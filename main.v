==> flow/design.v <==
`timescale 1ns / 1ps
 module fsm(
    output MR,
    output MY,
    output MG,
    output SR,
    output SY,
    output SG,
    output ST,
    input TS,
    input TL,
    input C,
    input reset,
    input Clk
);
    reg [6:1] state;
    reg internal_ST;  
    parameter mainroadgreen = 6'b001100;
    parameter mainroadyellow = 6'b010100;
    parameter sideroadgreen = 6'b100001;
    parameter sideroadyellow = 6'b100010;
    assign MR = state[6];
    assign MY = state[5];
    assign MG = state[4];
    assign SR = state[3];
    assign SY = state[2];
    assign SG = state[1];
    assign ST = internal_ST;
    initial begin
        state = mainroadgreen;
        internal_ST = 0;
    end
    always @(posedge Clk) begin
        if (reset) begin
            state = mainroadgreen;
            internal_ST = 1;
        end else begin
            internal_ST = 0;
            case (state)
                mainroadgreen:
                    if (TL & C) begin
                        state = mainroadyellow;
                        internal_ST = 1;
                    end
                mainroadyellow:
                    if (TS) begin
                        state = sideroadgreen;
                        internal_ST = 1;
                    end
                sideroadgreen:
                    if (TL | !C) begin
                        state = sideroadyellow;
                        internal_ST = 1;
                    end
                sideroadyellow:
                    if (TS) begin
                        state = mainroadgreen;
                        internal_ST = 1;
                    end
            endcase
        end
    end
endmodule
`timescale 1ns / 1ps
module main(
    output MR,
    output MY,
    output MG,
    output SR,
    output SY,
    output SG,
    input reset,
    input C,
    input Clk
);
    timer part1(TS, TL, ST, Clk);
    fsm part2(MR, MY, MG, SR, SY, SG, ST, TS, TL, C, reset, Clk);
endmodule
`timescale 1ns / 1ps
`timescale 1ns / 1ps
module timer(
    output TS,
    output TL,
    input ST,
    input Clk
);
    integer value;
    assign TS = (value >= 4);
    assign TL = (value >= 14);
    always @(posedge ST or posedge Clk) begin
        if (ST == 1) begin
            value = 0;
        end else begin
            value = value + 1;
        end
    end
endmodule
# Step by step through the tools: main
# The steps from the RTL of main to its reports follow in flow order.
# Line numbers count from 1 in the design file above.
# The mark -- stands for no value.
dict set report setup {
  design {main}
  clock_port {Clk}
  lib {sky130hd}
  lib_corner {tt_025C_1v80}
}

# After elaboration
# Yosys after proc, flatten, opt, wreduce and memory -nomap, before mapping. Memory bits, and registers merged into a memory's read port (data or address), are not among the register bits. Print and check cells are not counted. Equal cells are merged and count once.
dict set report classes {
  logic 2
  n_addsub 1
  mux 9
  cmp 2
  equal 8
  n_reduce_logical 4
}
# op n
set ops {}
lappend ops {{32-bit by 2-bit adder with 32-bit output (second input constant)} 1}
lappend ops {{32-bit by 4-bit >= comparator with 1-bit output (second input constant)} 1}
lappend ops {{32-bit by 5-bit >= comparator with 1-bit output (second input constant)} 1}
lappend ops {{6-bit case mux with 4-bit select} 1}
lappend ops {{6-bit two-way mux} 4}
lappend ops {{6-bit equality test (second input constant)} 2}
lappend ops {{6-bit by 4-bit equality test with 1-bit output (second input constant)} 1}
lappend ops {{6-bit by 5-bit equality test with 1-bit output (second input constant)} 1}
lappend ops {{5-bit AND reduction} 1}
lappend ops {{2-bit by 1-bit != test with 1-bit output (second input constant)} 2}
lappend ops {{2-bit != test (second input constant)} 2}
lappend ops {{4-bit nonzero test} 1}
lappend ops {{1-bit case mux with 3-bit select} 1}
lappend ops {{1-bit two-way mux} 3}
lappend ops {{2-bit OR reduction} 1}
lappend ops {{1-bit AND} 1}
lappend ops {{1-bit OR} 1}
lappend ops {{1-bit logical NOT} 1}
dict set report word_totals {
  register_bits 39
  out_inout_bits 6
}

# Longest topological paths
# Depth = most cells in a row (Yosys ltp): at word level without a register or memory, in the mapped netlist without a sequential cell, where the memories' decode and read muxes count.
dict set report depth {
  depth_word 4
  abc_area 0
  depth_mapped 7
  mapped_depth_nobuf 6
}

# Mapped cells and area
# Source: synth_stat.txt of the flow (Yosys; design flattened, memories mapped). It holds for the ABC_AREA given above (unset counts as 0); a run with the other value may have another netlist.
# The area totals of this step are shown rounded.
dict set report synth_totals {
  ffs 39
  area_mm2 0.001866
  seq_area_mm2 0.0009409
  cells 180
}
# cell_type n area_total_um2
set types {}
lappend types {sky130_fd_sc_hd__dfrtp_1 32 800.768}
lappend types {sky130_fd_sc_hd__dfxtp_1 7 140.134}
lappend types {sky130_fd_sc_hd__xnor2_1 15 131.376}
lappend types {sky130_fd_sc_hd__xor2_1 15 131.376}
lappend types {sky130_fd_sc_hd__nor4_1 10 62.56}
lappend types {sky130_fd_sc_hd__nand3_1 12 60.058}
lappend types {sky130_fd_sc_hd__nand2_1 14 52.55}
lappend types {sky130_fd_sc_hd__nor2_1 13 48.797}
lappend types {sky130_fd_sc_hd__and3_1 6 37.536}
lappend types {sky130_fd_sc_hd__nand4_1 5 31.28}
lappend types {sky130_fd_sc_hd__inv_1 8 30.029}
lappend types {sky130_fd_sc_hd__mux2i_1 3 30.029}
lappend types {sky130_fd_sc_hd__nor3_1 6 30.029}
lappend types {sky130_fd_sc_hd__ha_1 2 25.024}
lappend types {sky130_fd_sc_hd__nand4bb_1 2 22.522}
lappend types {sky130_fd_sc_hd__or4_1 3 22.522}
lappend types {sky130_fd_sc_hd__o21ai_0 4 20.019}
lappend types {sky130_fd_sc_hd__nand2b_1 2 12.512}
# Other cell types: 19; their cells: 21.
# The figures by module come from a second, unflattened synthesis with its own total; it is not the netlist above.
dict set report hier_totals {
  hier_cells 190
  hier_area_mm2 0.001921
}
# Each row is one instance without its submodules.
# mod mod_area_mm2 n_cells instances
set by_module {}
lappend by_module {timer 0.001523 144 1}
lappend by_module {fsm 0.0003979 46 1}
lappend by_module {main 0 0 1}

# Timing after synthesis
# Path of least setup slack by OpenSTA after synthesis, without wires, with an ideal clock, recovery checks aside; 20% of the period is set as input and as output delay. Where synthesis merged equal registers, the netlist keeps one of their names.
dict set report synth_path {
  path_kind {register to register}
  start {register part2.state[2]}
  end {register part2.state[2]}
  arrival_time_ns 1.851
  required_ns 2.603
  setup_time_ns 0.117
  path_slack_ns 0.751
  period_ns 2.72
  delay_ns 1.968
  driving_pins 7
  synth_period_reached_ns 1.969
}
# "delay_ns" is the arrival time less input delay plus setup time.
# "driving_pins": output pins that drive a net of the path, with the launching flip-flop's if there is one; two outputs of one cell count as two.
# "synth_period_reached_ns" is the clock period less the worst setup slack; recovery checks do not enter. This is arithmetic on one report: input and output delays are still those of the set period (20% each).
# The rows between start and end are the longest chain of elaborated cells between them; the timing report does not say that the signal goes this way. Where chains are equally long, one stands for them.
# Each line given opens the expression or statement behind the cell; cells for indexed reads and writes are added by Yosys, which also makes memories of some case tables.
# At most two assigning lines are given for a register; there are more.
dict set report synth_between {
  path_cell_list {sky130_fd_sc_hd__dfxtp_1 -> sky130_fd_sc_hd__or4b_2 -> sky130_fd_sc_hd__nor4_1 -> sky130_fd_sc_hd__o41ai_1 -> sky130_fd_sc_hd__o211a_1 -> sky130_fd_sc_hd__buf_6 -> sky130_fd_sc_hd__a32o_1}
  elab_chain_cells 3
}
# item line_no
set synth_lines {}
lappend synth_lines {{from (decl)} 16} ;# reg [6:1] state;
lappend synth_lines {{from (assign)} 35} ;# state = mainroadgreen;
lappend synth_lines {{from (assign)} 42} ;# state = mainroadyellow;
lappend synth_lines {{6-bit equality test} 39} ;# case (state)
lappend synth_lines {{2-bit by 1-bit != test with 1-bit output} --}
lappend synth_lines {{5-bit AND reduction} --}
lappend synth_lines {{to (assign)} 35}
lappend synth_lines {{to (assign)} 42}
lappend synth_lines {{to (decl)} 16}

# Path in the finished layout
# From the final timing report of entry A: the path of least setup slack in the routed layout; clock arrival at registers is part of the times.
dict set report layout_path {
  path_kind {register to register}
  start {register part2.state[3]}
  end {register part2.state[2]}
  setup_time_ns 0.10
  driving_pins 6
  arrival_time_ns 2.21
  period_ns 1.63
  path_slack_ns -0.39
  required_ns 1.82
}
# The rows between start and end are the longest chain of elaborated cells between them; the timing report does not say that the signal goes this way. Where chains are equally long, one stands for them.
# At most two assigning lines are given for a register; there are more.
dict set report layout_between {
  path_cell_list {sky130_fd_sc_hd__dfxtp_4 -> sky130_fd_sc_hd__or4b_4 -> sky130_fd_sc_hd__o31ai_2 -> sky130_fd_sc_hd__nand2b_1 -> sky130_fd_sc_hd__o211a_4 -> sky130_fd_sc_hd__a32o_1}
  elab_chain_cells 3
}
# item line_no
set layout_lines {}
lappend layout_lines {{from (decl)} 16} ;# reg [6:1] state;
lappend layout_lines {{from (assign)} 35} ;# state = mainroadgreen;
lappend layout_lines {{from (assign)} 42} ;# state = mainroadyellow;
lappend layout_lines {{6-bit equality test} 39} ;# case (state)
lappend layout_lines {{2-bit by 1-bit != test with 1-bit output} --}
lappend layout_lines {{5-bit AND reduction} --}
lappend layout_lines {{to (assign)} 35}
lappend layout_lines {{to (assign)} 42}
lappend layout_lines {{to (decl)} 16}

2 stored runs of main in the flow (synthesis by Yosys, layout by OpenROAD, sky130hd cells), in arbitrary order. Constraints: input delay and output delay 20% of the set period each, output load 0.01 pF.
"timing.achieved_period_ns" means the clock period less the worst setup slack. The figure is calculated, with input and output delays left at 20% of the set period.
"worst_setup_path_time_ns" = time allowed to the worst setup path (clock period - input delay - output delay, where it has them) - its slack; a late launch clock adds to it, a late capture clock takes from it.
"total_power_uw": no workload was simulated; the value follows from the tool's default switching activity.
The measured numbers are rounded.

[flow] entry A: files
==> flow/run.sh <==
#!/bin/bash
# the make line also repeats the synthesis and layout settings of config.mk as NAME=value (left out here)
make -C /OpenROAD-flow-scripts/flow DESIGN_CONFIG=/design/flow/config.mk WORK_HOME=/design/flow/orfs CLKGATE_MAP_FILE= finish
==> flow/config.mk <==
export PLATFORM = sky130hd
export DESIGN_NAME = main
export DESIGN_NICKNAME = main
export VERILOG_FILES = /design/flow/design.v
export SDC_FILE = /design/flow/constraint.sdc
export NUM_CORES = 4
export LEC_CHECK = 0
export CAP_MARGIN = 20
export CORE_ASPECT_RATIO = 1.65
export CORE_MARGIN = 2
export CORE_UTILIZATION = 55
export CTS_CLUSTER_DIAMETER = 348
export GPL_TIMING_DRIVEN = 1
export MAX_ROUTING_LAYER = met5
export PLACE_DENSITY_LB_ADDON = 0.1
export SETUP_SLACK_MARGIN = -0.01
export SLEW_MARGIN = 20
export TNS_END_PERCENT = 90
==> flow/constraint.sdc <==
create_clock -name core_clock -period 1.63 [get_ports {Clk}]
set_input_delay 0.3260 -clock core_clock [delete_from_list [all_inputs] [get_ports {Clk}]]
set_output_delay 0.3260 -clock core_clock [all_outputs]
set_load 0.01 [all_outputs]

[flow] entry A: metrics
[metrics] synth_chip_area_mm2 = 0.001866
[metrics] timing.achieved_period_ns = 2.020
[metrics] worstSetupSlack_ns = -0.390
[metrics] total_die_area_mm2 = 0.003888
[metrics] total_power_uw = 2405
[metrics] finish.stdcell_area_mm2 = 0.002958
[metrics] worst_setup_path_time_ns = 2.02
[metrics] critical_path_type = register to register
[metrics] timing.setup.tns_ns = -4.198

[flow] entry B: files
==> flow/run.sh <==
#!/bin/bash
# the make line also repeats the synthesis and layout settings of config.mk as NAME=value (left out here)
make -C /OpenROAD-flow-scripts/flow DESIGN_CONFIG=/design/flow/config.mk WORK_HOME=/design/flow/orfs CLKGATE_MAP_FILE= finish
==> flow/config.mk <==
export PLATFORM = sky130hd
export DESIGN_NAME = main
export DESIGN_NICKNAME = main
export VERILOG_FILES = /design/flow/design.v
export SDC_FILE = /design/flow/constraint.sdc
export NUM_CORES = 4
export LEC_CHECK = 0
export CAP_MARGIN = 20
export CORE_ASPECT_RATIO = 1.59
export CORE_MARGIN = 2
export CORE_UTILIZATION = 19
export CTS_CLUSTER_SIZE = 38
export SETUP_SLACK_MARGIN = 0.44
export SLEW_MARGIN = 30
export TNS_END_PERCENT = 80
==> flow/constraint.sdc <==
create_clock -name core_clock -period 2.36 [get_ports {Clk}]
set_input_delay 0.4720 -clock core_clock [delete_from_list [all_inputs] [get_ports {Clk}]]
set_output_delay 0.4720 -clock core_clock [all_outputs]
set_load 0.01 [all_outputs]

[flow] entry B: metrics
[metrics] finish.stdcell_area_mm2 = 0.002486
[metrics] timing.achieved_period_ns = 2.005
[metrics] worstSetupSlack_ns = 0.355
[metrics] total_die_area_mm2 = 0.01065
[metrics] synth_chip_area_mm2 = 0.001866
[metrics] worst_setup_path_time_ns = 2.01
[metrics] critical_path_type = register to register
[metrics] timing.setup.tns_ns = 0.000
[metrics] total_power_uw = 1643
