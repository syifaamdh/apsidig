==> flow/design.v <==
`timescale 1ns / 1ps
module traffic_control(
    output MR,
    output MY,
    output MG,
    output SR,
    output SY,
    output SG,
    input reset,
    input C,
    input Clk
);
    wire TS, TL, ST;
    reg [3:0] value;
    assign TS = (value >= 4);
    assign TL = (value >= 14);
    always @(posedge ST or posedge Clk) begin
        if (ST == 1) begin
            value <= 0;
        end else begin
            value <= value + 1;
        end
    end
    reg [6:1] state;
    reg internal_ST;
    parameter mainroadgreen = 6'b001100;
    parameter mainroadyellow = 6'b010100;
    parameter sideroadgreen = 6'b100001;
    parameter sideroadyellow = 6'b100010;
    assign MR = state[6];
    assign MY = state[5];
    assign MG = state[4];
    assign SR = state[3];
    assign SY = state[2];
    assign SG = state[1];
    assign ST = internal_ST;
    initial begin
        state = mainroadgreen;
        internal_ST = 0;
    end
    always @(posedge Clk) begin
        if (reset) begin
            state <= mainroadgreen;
            internal_ST <= 1;
        end else begin
            internal_ST <= 0;
            case (state)
                mainroadgreen:
                    if (TL & C) begin
                        state <= mainroadyellow;
                        internal_ST <= 1;
                    end
                mainroadyellow:
                    if (TS) begin
                        state <= sideroadgreen;
                        internal_ST <= 1;
                    end
                sideroadgreen:
                    if (TL | !C) begin
                        state <= sideroadyellow;
                        internal_ST <= 1;
                    end
                sideroadyellow:
                    if (TS) begin
                        state <= mainroadgreen;
                        internal_ST <= 1;
                    end
            endcase
        end
    end
endmodule
module testbench;
    wire MR, MY, MG, SR, SY, SG, ST;
    reg C, reset, Clk;
    traffic_control uut (
        .MR(MR), 
        .MY(MY), 
        .MG(MG), 
        .SR(SR), 
        .SY(SY), 
        .SG(SG), 
        .reset(reset), 
        .C(C), 
        .Clk(Clk)
    );
    initial begin
        C = 0;
        reset = 1;
        Clk = 0;
        #50; reset = 0; C = 1;
        #200; C = 0;
        #200; C = 1;
        #200; reset = 1;
        #50; reset = 0;
    end
    always begin
        #50 Clk = ~Clk;
    end
endmodule
Reports on traffic_control
Tool output for the design above, in the order of the flow. Lines are those of the file above, counted from 1. Library cell names are shortened. The mark n/a stands for no value.

Top: traffic_control. Clock input: Clk. Library: sky130hd. Corner: tt_025C_1v80.

Word-level counts
Yosys after proc, flatten, opt, wreduce and memory -nomap, before mapping. Memory bits, and registers merged into a memory's read port (data or address), are not among the register bits. Print and check cells are not counted. Equal cells are merged and count once.

The entry for add/subtract/negate cells reads 1. Magnitude comparators: 2. Equal/unequal tests: 8. For mux-type cells the number is 9. Under bitwise gates (word level) stands 2. The figure for reductions and logical operators is 4.

Operators by type and width (number): case mux 6 bit (select 4 bit) (1); 2-to-1 mux 6 bit (4); equality test 6 bit with constant B (2); inequality test 2 bit with constant B (4); equality test 6 x 4 -> 1 bit with constant B (1); equality test 6 x 5 -> 1 bit with constant B (1); AND reduction 5 bit (1); adder 4 x 1 -> 4 bit with constant B (1); greater-or-equal comparator 4 x 3 -> 1 bit with constant B (1); greater-or-equal comparator 4 bit with constant B (1); nonzero test 4 bit (1); case mux 1 bit (select 3 bit) (1); 2-to-1 mux 1 bit (3); OR reduction 2 bit (1); bitwise AND 1 bit (1); bitwise OR 1 bit (1); zero test 1 bit (1).

The figure for register bits is 11. Under input port bits stands 3. The entry for output and inout bits reads 6. The figure for word-level cells is 29.

Depth
Longest topological path by Yosys (ltp), each cell counted once; first at word level (registers and memories cut), then after technology mapping (sequential cells cut; the memories' decode and read muxes count).

Under depth in word-level cells stands 4. For ABC_AREA the number is 0. Under gate-level depth with buffers stands 5. Gate-level depth less buffers: 5.

Netlist
Source: synth_stat.txt of the flow (Yosys; design flattened, memories mapped). It holds for the ABC_AREA given above (unset counts as 0); a run with the other value may have another netlist. Totals and module areas in this step are rounded.

Cells by type: dfxtp_1 (number 7, area in all 140.134 um2); dfrtp_1 (number 4, area in all 100.096 um2); o21ai_0 (number 7, area in all 35.034 um2); nand3_1 (number 6, area in all 30.029 um2); nor2_1 (number 6, area in all 22.522 um2); a21oi_1 (number 4, area in all 20.019 um2); a31o_4 (number 1, area in all 17.517 um2); nor3b_1 (number 2, area in all 15.014 um2); and4bb_1 (number 1, area in all 12.512 um2); and4bb_2 (number 1, area in all 12.512 um2); ha_1 (number 1, area in all 12.512 um2); o22ai_2 (number 1, area in all 12.512 um2); or3_1 (number 2, area in all 12.512 um2); inv_1 (number 3, area in all 11.261 um2); a211o_2 (number 1, area in all 10.01 um2); o211a_1 (number 1, area in all 10.01 um2); xnor2_1 (number 1, area in all 8.758 um2); xor2_1 (number 1, area in all 8.758 um2).

Other cell types: 5; their cells: 6.

Under standard cells after synthesis stands 56. For cell area after synthesis the number is 523 um2. For area of sequential cells the number is 240 um2. For flip-flop cells the number is 11. For buffers the number is 0.

Timing after synthesis
Path of least setup slack by OpenSTA after synthesis, without wires, with an ideal clock, recovery checks aside; 20% of the period is set as input and as output delay. Where synthesis merged equal registers, the netlist keeps one of their names.

Path type: reg-to-reg. Start: register state[6]. End: register internal_ST. The entry for clock period reads 3.42 ns. Under setup time stands 0.123 ns. Under time at the first pin stands 0.000 ns. The figure for arrival is 1.472 ns. For required time the number is 3.297 ns. For slack the number is 1.825 ns. Delay of the path: 1.595 ns. For stages on the path the number is 6. The figure for path buffers is 0. The figure for synthesis period reached is 1.595 ns.

"delay of the path" is the arrival time less input delay plus setup time. "stages on the path" counts driving pins, that of a launching flip-flop among them; a cell with two outputs on the path counts twice. "synthesis period reached" = period - worst setup slack (recovery checks aside). The figure is calculated, with input and output delays left at 20% of the set period. Between the ends stands the longest chain of elaborated cells between them, by number of cells; it is not shown to be the way that was timed. Of several equally long chains one is given. Each line given opens the expression or statement behind the cell; cells for indexed reads and writes are added by Yosys, which also makes memories of some case tables. A register here has more assigning lines than the two given.

Cells stage by stage: dfxtp_1 > nor3b_1 > nand3_1 > o22ai_2 > nor2_1 > or2_2. For cells in the longest elaborated chain the number is 3. The figure for elaborated cells between the ends (all ways) is 6. Under source lines of those cells stands 1. Classes of those cells: eq/ne: 4; mux: 1; reduce/logical: 1.

Ends and longest elaborated chain, after synthesis: from (decl) (RTL line 24) `reg [6:1] state;`; from (assign) (RTL line 43) `state <= mainroadgreen;`; from (assign) (RTL line 50) `state <= mainroadyellow;`; equality test 6 bit (RTL line 47) `case (state)`; OR reduction 2 bit; case mux 1 bit (select 3 bit) (RTL line 47); to (assign) (RTL line 44) `internal_ST <= 1;`; to (assign) (RTL line 46) `internal_ST <= 0;`; to (decl) (RTL line 25) `reg internal_ST;`.

Timing after layout
Path of least setup slack in the final report of flow run A (OpenROAD, finished layout, wires in). Where an end is a register, its clock arrival counts in the times.

Path type: reg-to-reg. Start: register state[6]. End: register internal_ST. The entry for clock period reads 1.92 ns. Under setup time stands 0.11 ns. Under time at the first pin stands 0.27 ns. The figure for arrival is 1.95 ns. For required time the number is 2.07 ns. For slack the number is 0.12 ns. For stages on the path the number is 6. The figure for path buffers is 0.

Between the ends stands the longest chain of elaborated cells between them, by number of cells; it is not shown to be the way that was timed. Of several equally long chains one is given. A register here has more assigning lines than the two given.

Cells stage by stage: dfxtp_1 > nor3b_1 > nand3_1 > o22ai_2 > nor2_1 > or2_2. For cells in the longest elaborated chain the number is 3. The figure for elaborated cells between the ends (all ways) is 6. Under source lines of those cells stands 1. Classes of those cells: eq/ne: 4; mux: 1; reduce/logical: 1.

Ends and longest elaborated chain, post-layout: from (decl) (RTL line 24) `reg [6:1] state;`; from (assign) (RTL line 43) `state <= mainroadgreen;`; from (assign) (RTL line 50) `state <= mainroadyellow;`; equality test 6 bit (RTL line 47) `case (state)`; OR reduction 2 bit; case mux 1 bit (select 3 bit) (RTL line 47); to (assign) (RTL line 44) `internal_ST <= 1;`; to (assign) (RTL line 46) `internal_ST <= 0;`; to (decl) (RTL line 25) `reg internal_ST;`.

==> results <==
Measured results for traffic_control: 2 stored runs of the Yosys and OpenROAD flow on sky130hd. The settings differ; the order carries no meaning. The constraints put input and output delay at 20% of the set period each and load the outputs with 0.01 pF. "reached clock period" means the clock period less the worst setup slack. The figure is calculated, with input and output delays left at 20% of the set period. "time on the worst setup path": the worst setup path's part of the clock period (all of it between registers, 20% less for each end at a port) less its slack. A launch clock that arrives late makes it longer, a capture clock that arrives late makes it shorter. By "total power of the final layout" is meant OpenSTA's value without simulated activity: inputs other than the clock are taken to toggle once in ten clock periods, and the tool carries that through the logic. The measured numbers are rounded.

Files of flow run A:
==> flow/run.sh <==
#!/bin/bash
# the make line also repeats the synthesis and layout settings of config.mk as NAME=value (left out here)
make -C /OpenROAD-flow-scripts/flow DESIGN_CONFIG=/design/flow/config.mk WORK_HOME=/design/flow/orfs CLKGATE_MAP_FILE= finish
==> flow/config.mk <==
export PLATFORM = sky130hd
export DESIGN_NAME = traffic_control
export DESIGN_NICKNAME = traffic_control
export VERILOG_FILES = /design/flow/design.v
export SDC_FILE = /design/flow/constraint.sdc
export NUM_CORES = 4
export LEC_CHECK = 0
export CAP_MARGIN = 20
export CORE_MARGIN = 2
export CORE_UTILIZATION = 40
export SETUP_SLACK_MARGIN = -0.15
export SLEW_MARGIN = 20
==> flow/constraint.sdc <==
create_clock -name core_clock -period 1.92 [get_ports {Clk}]
set_input_delay 0.3840 -clock core_clock [delete_from_list [all_inputs] [get_ports {Clk}]]
set_output_delay 0.3840 -clock core_clock [all_outputs]
set_load 0.01 [all_outputs]

Results of flow run A. The chip area after synthesis (Yosys) is 523 um2. The reached clock period comes to 1.797 ns. For the total power of the final layout the run shows 714 uW. The lowest setup slack reads 0.123 ns. The total negative slack stands at 0.000 ns. The time on the worst setup path is 1.80 ns. Type of the worst setup path: reg-to-reg. The final design utilization stands at 51.7 %. The area of the standard cells in the finished layout stands at 648 um2. The die outline area reads 1,610 um2.

Files of flow run B:
==> flow/run.sh <==
#!/bin/bash
# the make line also repeats the synthesis and layout settings of config.mk as NAME=value (left out here)
make -C /OpenROAD-flow-scripts/flow DESIGN_CONFIG=/design/flow/config.mk WORK_HOME=/design/flow/orfs CLKGATE_MAP_FILE= finish
==> flow/config.mk <==
export PLATFORM = sky130hd
export DESIGN_NAME = traffic_control
export DESIGN_NICKNAME = traffic_control
export VERILOG_FILES = /design/flow/design.v
export SDC_FILE = /design/flow/constraint.sdc
export NUM_CORES = 4
export LEC_CHECK = 0
export ABC_AREA = 1
export CAP_MARGIN = 20
export CELL_PAD_IN_SITES_GLOBAL_PLACEMENT = 2
export CORE_ASPECT_RATIO = 0.57
export CORE_MARGIN = 3
export CORE_UTILIZATION = 20
export CTS_CLUSTER_DIAMETER = 358
export MIN_ROUTING_LAYER = met1
export PLACE_DENSITY_LB_ADDON = 0.16
export SETUP_SLACK_MARGIN = 0.09
export SLEW_MARGIN = 15
export TNS_END_PERCENT = 15
==> flow/constraint.sdc <==
create_clock -name core_clock -period 1.67 [get_ports {Clk}]
set_input_delay 0.3340 -clock core_clock [delete_from_list [all_inputs] [get_ports {Clk}]]
set_output_delay 0.3340 -clock core_clock [all_outputs]
set_load 0.01 [all_outputs]

Results of flow run B. The total negative slack stands at 0.000 ns. For the total power of the final layout the run shows 920 uW. The die outline area reads 3,540 um2. The chip area after synthesis (Yosys) is 568 um2. The time on the worst setup path is 1.25 ns. Type of the worst setup path: reg-to-output. The reached clock period comes to 1.586 ns. The area of the standard cells in the finished layout stands at 766 um2. The final design utilization stands at 31.0 %. The lowest setup slack reads 0.084 ns.
